==> flow/design.v <==
module REGFILE(
    input reset_n,
    input clk,
    input reg_write,  
    input reg_write_ra,
    input [4:0] r_reg0,  
    input [4:0] r_reg1,
    input [4:0] w_reg0,  
    input [31:0] w_data,  
    input [31:0] w_ra_data,
    output [31:0] reg0,  
    output [31:0] reg1
);
wire [31:0] _write_sel;
wire [31:0] _r_data[31:0];
wire [31:0] _r0_data;
wire [31:0] _r1_data;
wire [31:0] _r2_data;
wire [31:0] _r3_data;
wire [31:0] _r4_data;
wire [31:0] _r5_data;
wire [31:0] _r6_data;
wire [31:0] _r7_data;
wire [31:0] _r8_data;
wire [31:0] _r9_data;
wire [31:0] _r10_data;
wire [31:0] _r11_data;
wire [31:0] _r12_data;
wire [31:0] _r13_data;
wire [31:0] _r14_data;
wire [31:0] _r15_data;
wire [31:0] _r16_data;
wire [31:0] _r17_data;
wire [31:0] _r18_data;
wire [31:0] _r19_data;
wire [31:0] _r20_data;
wire [31:0] _r21_data;
wire [31:0] _r22_data;
wire [31:0] _r23_data;
wire [31:0] _r24_data;
wire [31:0] _r25_data;
wire [31:0] _r26_data;
wire [31:0] _r27_data;
wire [31:0] _r28_data;
wire [31:0] _r29_data;
wire [31:0] _r30_data;
wire [31:0] _r31_data;
wire [1023:0] regs;
assign regs = {
    _r31_data,
    _r30_data,
    _r29_data,
    _r28_data,
    _r27_data,
    _r26_data,
    _r25_data,
    _r24_data,
    _r23_data,
    _r22_data,
    _r21_data,
    _r20_data,
    _r19_data,
    _r18_data,
    _r17_data,
    _r16_data,
    _r15_data,
    _r14_data,
    _r13_data,
    _r12_data,
    _r11_data,
    _r10_data,
    _r9_data,
    _r8_data,
    _r7_data,
    _r6_data,
    _r5_data,
    _r4_data,
    _r3_data,
    _r2_data,
    _r1_data,
    _r0_data
};
assign _write_sel = (32'b1 << w_reg0);
assign reg0 = mux_reg(r_reg0, regs);
assign reg1 = mux_reg(r_reg1, regs);
REGISTER_32 r0(reset_n, clk, _write_sel[0], 32'h0, _r0_data);  
REGISTER_32 r1(reset_n, clk, _write_sel[1], w_data, _r1_data);  
REGISTER_32 r2(reset_n, clk, _write_sel[2], w_data, _r2_data);  
REGISTER_32 r3(reset_n, clk, _write_sel[3], w_data, _r3_data);  
REGISTER_32 r4(reset_n, clk, _write_sel[4], w_data, _r4_data);  
REGISTER_32 r5(reset_n, clk, _write_sel[5], w_data, _r5_data);  
REGISTER_32 r6(reset_n, clk, _write_sel[6], w_data, _r6_data);  
REGISTER_32 r7(reset_n, clk, _write_sel[7], w_data, _r7_data);  
REGISTER_32 r8(reset_n, clk, _write_sel[8], w_data, _r8_data);  
REGISTER_32 r9(reset_n, clk, _write_sel[9], w_data, _r9_data);  
REGISTER_32 r10(reset_n, clk, _write_sel[10], w_data, _r10_data);  
REGISTER_32 r11(reset_n, clk, _write_sel[11], w_data, _r11_data);  
REGISTER_32 r12(reset_n, clk, _write_sel[12], w_data, _r12_data);  
REGISTER_32 r13(reset_n, clk, _write_sel[13], w_data, _r13_data);  
REGISTER_32 r14(reset_n, clk, _write_sel[14], w_data, _r14_data);  
REGISTER_32 r15(reset_n, clk, _write_sel[15], w_data, _r15_data);  
REGISTER_32 r16(reset_n, clk, _write_sel[16], w_data, _r16_data);  
REGISTER_32 r17(reset_n, clk, _write_sel[17], w_data, _r17_data);  
REGISTER_32 r18(reset_n, clk, _write_sel[18], w_data, _r18_data);  
REGISTER_32 r19(reset_n, clk, _write_sel[19], w_data, _r19_data);  
REGISTER_32 r20(reset_n, clk, _write_sel[20], w_data, _r20_data);  
REGISTER_32 r21(reset_n, clk, _write_sel[21], w_data, _r21_data);  
REGISTER_32 r22(reset_n, clk, _write_sel[22], w_data, _r22_data);  
REGISTER_32 r23(reset_n, clk, _write_sel[23], w_data, _r23_data);  
REGISTER_32 r24(reset_n, clk, _write_sel[24], w_data, _r24_data);  
REGISTER_32 r25(reset_n, clk, _write_sel[25], w_data, _r25_data);  
REGISTER_32 r26(reset_n, clk, _write_sel[26], w_data, _r26_data);  
REGISTER_32 r27(reset_n, clk, _write_sel[27], w_data, _r27_data);  
REGISTER_32 r28(reset_n, clk, _write_sel[28], w_data, _r28_data);  
REGISTER_32 r29(reset_n, clk, _write_sel[29], w_data, _r29_data);  
REGISTER_32 r30(reset_n, clk, _write_sel[30], w_data, _r30_data);  
REGISTER_32 r31(reset_n, clk, (_write_sel[31] | reg_write_ra), _r31_w_data, _r31_data);  
wire [31:0] _r31_w_data;
assign _r31_w_data = (reg_write_ra == 0) ? (w_data) : (w_ra_data);
function [31:0] mux_reg;
    input [4:0] sel;
    input [1023:0] regs;
    begin
        case(sel)
            0: mux_reg = regs[(32*1)-1:32*0];
            1: mux_reg = regs[(32*2)-1:32*1];
            2: mux_reg = regs[(32*3)-1:32*2];
            3: mux_reg = regs[(32*4)-1:32*3];
            4: mux_reg = regs[(32*5)-1:32*4];
            5: mux_reg = regs[(32*6)-1:32*5];
            6: mux_reg = regs[(32*7)-1:32*6];
            7: mux_reg = regs[(32*8)-1:32*7];
            8: mux_reg = regs[(32*9)-1:32*8];
            9: mux_reg = regs[(32*10)-1:32*9];
            10: mux_reg = regs[(32*11)-1:32*10];
            11: mux_reg = regs[(32*12)-1:32*11];
            12: mux_reg = regs[(32*13)-1:32*12];
            13: mux_reg = regs[(32*14)-1:32*13];
            14: mux_reg = regs[(32*15)-1:32*14];
            15: mux_reg = regs[(32*16)-1:32*15];
            16: mux_reg = regs[(32*17)-1:32*16];
            17: mux_reg = regs[(32*18)-1:32*17];
            18: mux_reg = regs[(32*19)-1:32*18];
            19: mux_reg = regs[(32*20)-1:32*19];
            20: mux_reg = regs[(32*21)-1:32*20];
            21: mux_reg = regs[(32*22)-1:32*21];
            22: mux_reg = regs[(32*23)-1:32*22];
            23: mux_reg = regs[(32*24)-1:32*23];
            24: mux_reg = regs[(32*25)-1:32*24];
            25: mux_reg = regs[(32*26)-1:32*25];
            26: mux_reg = regs[(32*27)-1:32*26];
            27: mux_reg = regs[(32*28)-1:32*27];
            28: mux_reg = regs[(32*29)-1:32*28];
            29: mux_reg = regs[(32*30)-1:32*29];
            30: mux_reg = regs[(32*31)-1:32*30];
            31: mux_reg = regs[(32*32)-1:32*31];
        endcase
    end
endfunction
endmodule
module REGISTER_32(
    input reset_n,
    input clk,
    input write,
    input [31:0] in_data,
    output reg [31:0] data
);
always @(posedge clk) begin
    if(!reset_n) begin
        data <= 32'b0;
    end
    else begin
        if(write) begin
            data <= in_data;
        end
    end
end
endmodule
# == Tool chain data of REGFILE ==
# What the tools print for REGFILE, step after step.
# Line numbers count from 1 in the design file above.
# Operators: Yosys type, input widths -> output width; for muxes data width and select width s.
# Cell names lack the library's common part.
# Not given: --
# setup
top,REGFILE
clk_port,clk
lib,sky130hd
pvt_corner,tt_025C_1v80

# == Word-level counts ==
# Counts by Yosys on the flattened word-level netlist (proc, flatten, opt, wreduce; memories kept). Register bits leave out memories and registers merged into their read ports (data or address); mux counts leave out enables and synchronous resets folded into registers. Print and check cells are left out. Cells with the same type and inputs are merged into one.
# op_classes
reduce_and_logical,2
logic,1
n_eq,62
muxes,3
shifts,1
# ops
op,count
$pmux 32 s32,2
$eq 5x5->1 const B,32
$eq 5x4->1 const B,16
$eq 5x3->1 const B,8
$shl 1x5->32 const A,1
$mux 32,1
$eq 5x2->1 const B,4
$eq 5x1->1 const B,2
$logic_not 5->1,2
$or 1x1->1,1
# word_totals
elab_cells,100
inputBits,83
output_inout_bits,64
regBits,992

# == Longest topological paths ==
# Depth = most cells in a row (Yosys ltp): at word level without a register or memory, in the mapped netlist without a sequential cell, where the memories' decode and read muxes count.
# depth
ltp_word,2
ABC_AREA,0
depth_mapped,10
depth_no_buf,5

# == Netlist ==
# Yosys stat after the flow's synthesis: flattened, memories mapped to cells. It holds for the ABC_AREA given above (unset counts as 0); a run with the other value may have another netlist.
# The area totals of this step are shown rounded.
# types
cell,count
dfxtp_1,992
nand2_1,2041
a21boi_0,960
a22oi_1,498
clkbuf_1,559
nand3_1,259
mux2i_1,101
nand4_1,157
a22o_1,107
and3_1,144
and2_1,69
mux2_2,37
buf_2,75
a221oi_1,41
a2111oi_0,38
nor2_1,86
or4_1,31
a32oi_1,23
# Not listed: further types 46, cells in them 347.
# synth_totals
seqArea_um2,19900
cell_count,6565
ff_cells,992
synth_area_um2,50900
# The figures by module come from a second, unflattened synthesis with its own total; it is not the netlist above.
# unflattened
cells_unflattened,5476
area_unflattened_um2,53800
# Rows give one instance, submodules left out.
# modules
mod,n_inst,mod_area_um2,cells
REGISTER_32,32,1240,103
REGFILE,1,14000,2180

# == Worst setup path after synthesis ==
# Source: OpenSTA report_checks on the synthesized netlist (no wires, ideal clock, input and output delay 20% of the period each), path of least setup slack; recovery checks are left aside. Register names are those of the netlist, which keeps one name where synthesis merged equal registers.
# synth_path
path_type,input -> output
from,in r_reg0[2]
to,out reg0[14]
path_delay_ps,1740
required_time_ps,2832
period_ps,3540
launch_ps,708
n_path_buf,4
out_delay_ps,708
arrival_time_ps,2448
setup_slack_ps,384
path_stages,9
period_less_setup_slack_ps,3156
# "path_delay_ps" is the arrival time less input delay plus setup time.
# At an output port there is no setup time.
# "path_stages" counts driving pins, that of a launching flip-flop among them; a cell with two outputs on the path counts twice.
# "period_less_setup_slack_ps" is the clock period less the worst setup slack; recovery checks do not enter. This is arithmetic on one report: input and output delays are still those of the set period (20% each).
# Between the ends stands the longest chain of elaborated cells between them, by number of cells; it is not shown to be the way that was timed. Of several equally long chains one is given.
# Each line given opens the expression or statement behind the cell; cells for indexed reads and writes are added by Yosys, which also makes memories of some case tables.
# synth_between
path_cell_list,buf_6 buf_2 buf_2 buf_2 mux2i_1 nor2_1 a221oi_1 nand3_1 or4_1
elab_chain_cells,2
cone_cells,33
# synth_rtl
item,line_no,rtl
"start, declared",6,"input [4:0] r_reg0,"
$eq 5x5->1,124,case(sel)
$pmux 32 s32,124,
"end, declared",11,"output [31:0] reg0,"

# == Timing after layout ==
# Path of least setup slack in the final report of stored run 1 (OpenROAD, finished layout, wires in). Where an end is a register, its clock arrival counts in the times.
# The path's times are printed in steps of 10 ps; the period is the one set.
# layout_path
path_type,input -> output
from,in r_reg0[3]
to,out reg0[23]
launch_ps,620
setup_slack_ps,-310
period_ps,3100
n_path_buf,7
path_stages,12
arrival_time_ps,2790
required_time_ps,2480
out_delay_ps,620
# Between the ends stands the longest chain of elaborated cells between them, by number of cells; it is not shown to be the way that was timed. Of several equally long chains one is given.
# layout_between
path_cell_list,buf_12 buf_12 buf_12 nand3b_1 buf_6 nor2_4 buf_12 buf_8 a22oi_2 nand4_1 or4_4 buf_6
elab_chain_cells,2
cone_cells,33
# layout_rtl
item,line_no,rtl
"start, declared",6,"input [4:0] r_reg0,"
$eq 5x5->1,124,case(sel)
$pmux 32 s32,124,
"end, declared",11,"output [31:0] reg0,"

# 2 stored runs of REGFILE in the flow (synthesis by Yosys, layout by OpenROAD, sky130hd cells), in arbitrary order. Constraints: input delay and output delay 20% of the set period each, output load 0.01 pF.
# "achievedPeriod_ps" means the clock period less the worst setup slack. The figure is calculated, with input and output delays left at 20% of the set period.
# "worstPathTime_ps" means the part of the period allowed to the worst setup path (the constraints hold back 20% at inputs and 20% at outputs) less its slack; where the path has registers, the arrival times of their clocks count too.
# By "fin_power_uw" is meant OpenSTA's value without simulated activity: inputs other than the clock are taken to toggle once in ten clock periods, and the tool carries that through the logic.
# "worstPathTime_ps" is known to 10 ps.
# Values from the reports are rounded here.
# Settings: -- = not set for that run.
# Results: -- = not shown.
name,stored run 1,stored run 2
period_ns,3.1,2.1
CORE_UTILIZATION,50,72
CAP_MARGIN,20,20
CORE_MARGIN,2,7
SLEW_MARGIN,20,5
PLACE_DENSITY_LB_ADDON,--,0.28
ABC_AREA,--,1
GPL_TIMING_DRIVEN,--,0
CTS_CLUSTER_SIZE,--,44
holdWs_ps,293,--
setupTns_ps,-12600,--
util_frac,0.667,--
worstPathTime_ps,2170,--
critical_path_kind,input -> output,--
setup_ws_ps,-306,--
post_synth_area_um2,50900,--
achievedPeriod_ps,3406,--
fin_power_uw,30400,--
total_die_area_um2,104000,--
stdcell_area_um2,67700,--
# Stored run 2: stopped before the end: routing reported GRT-0116
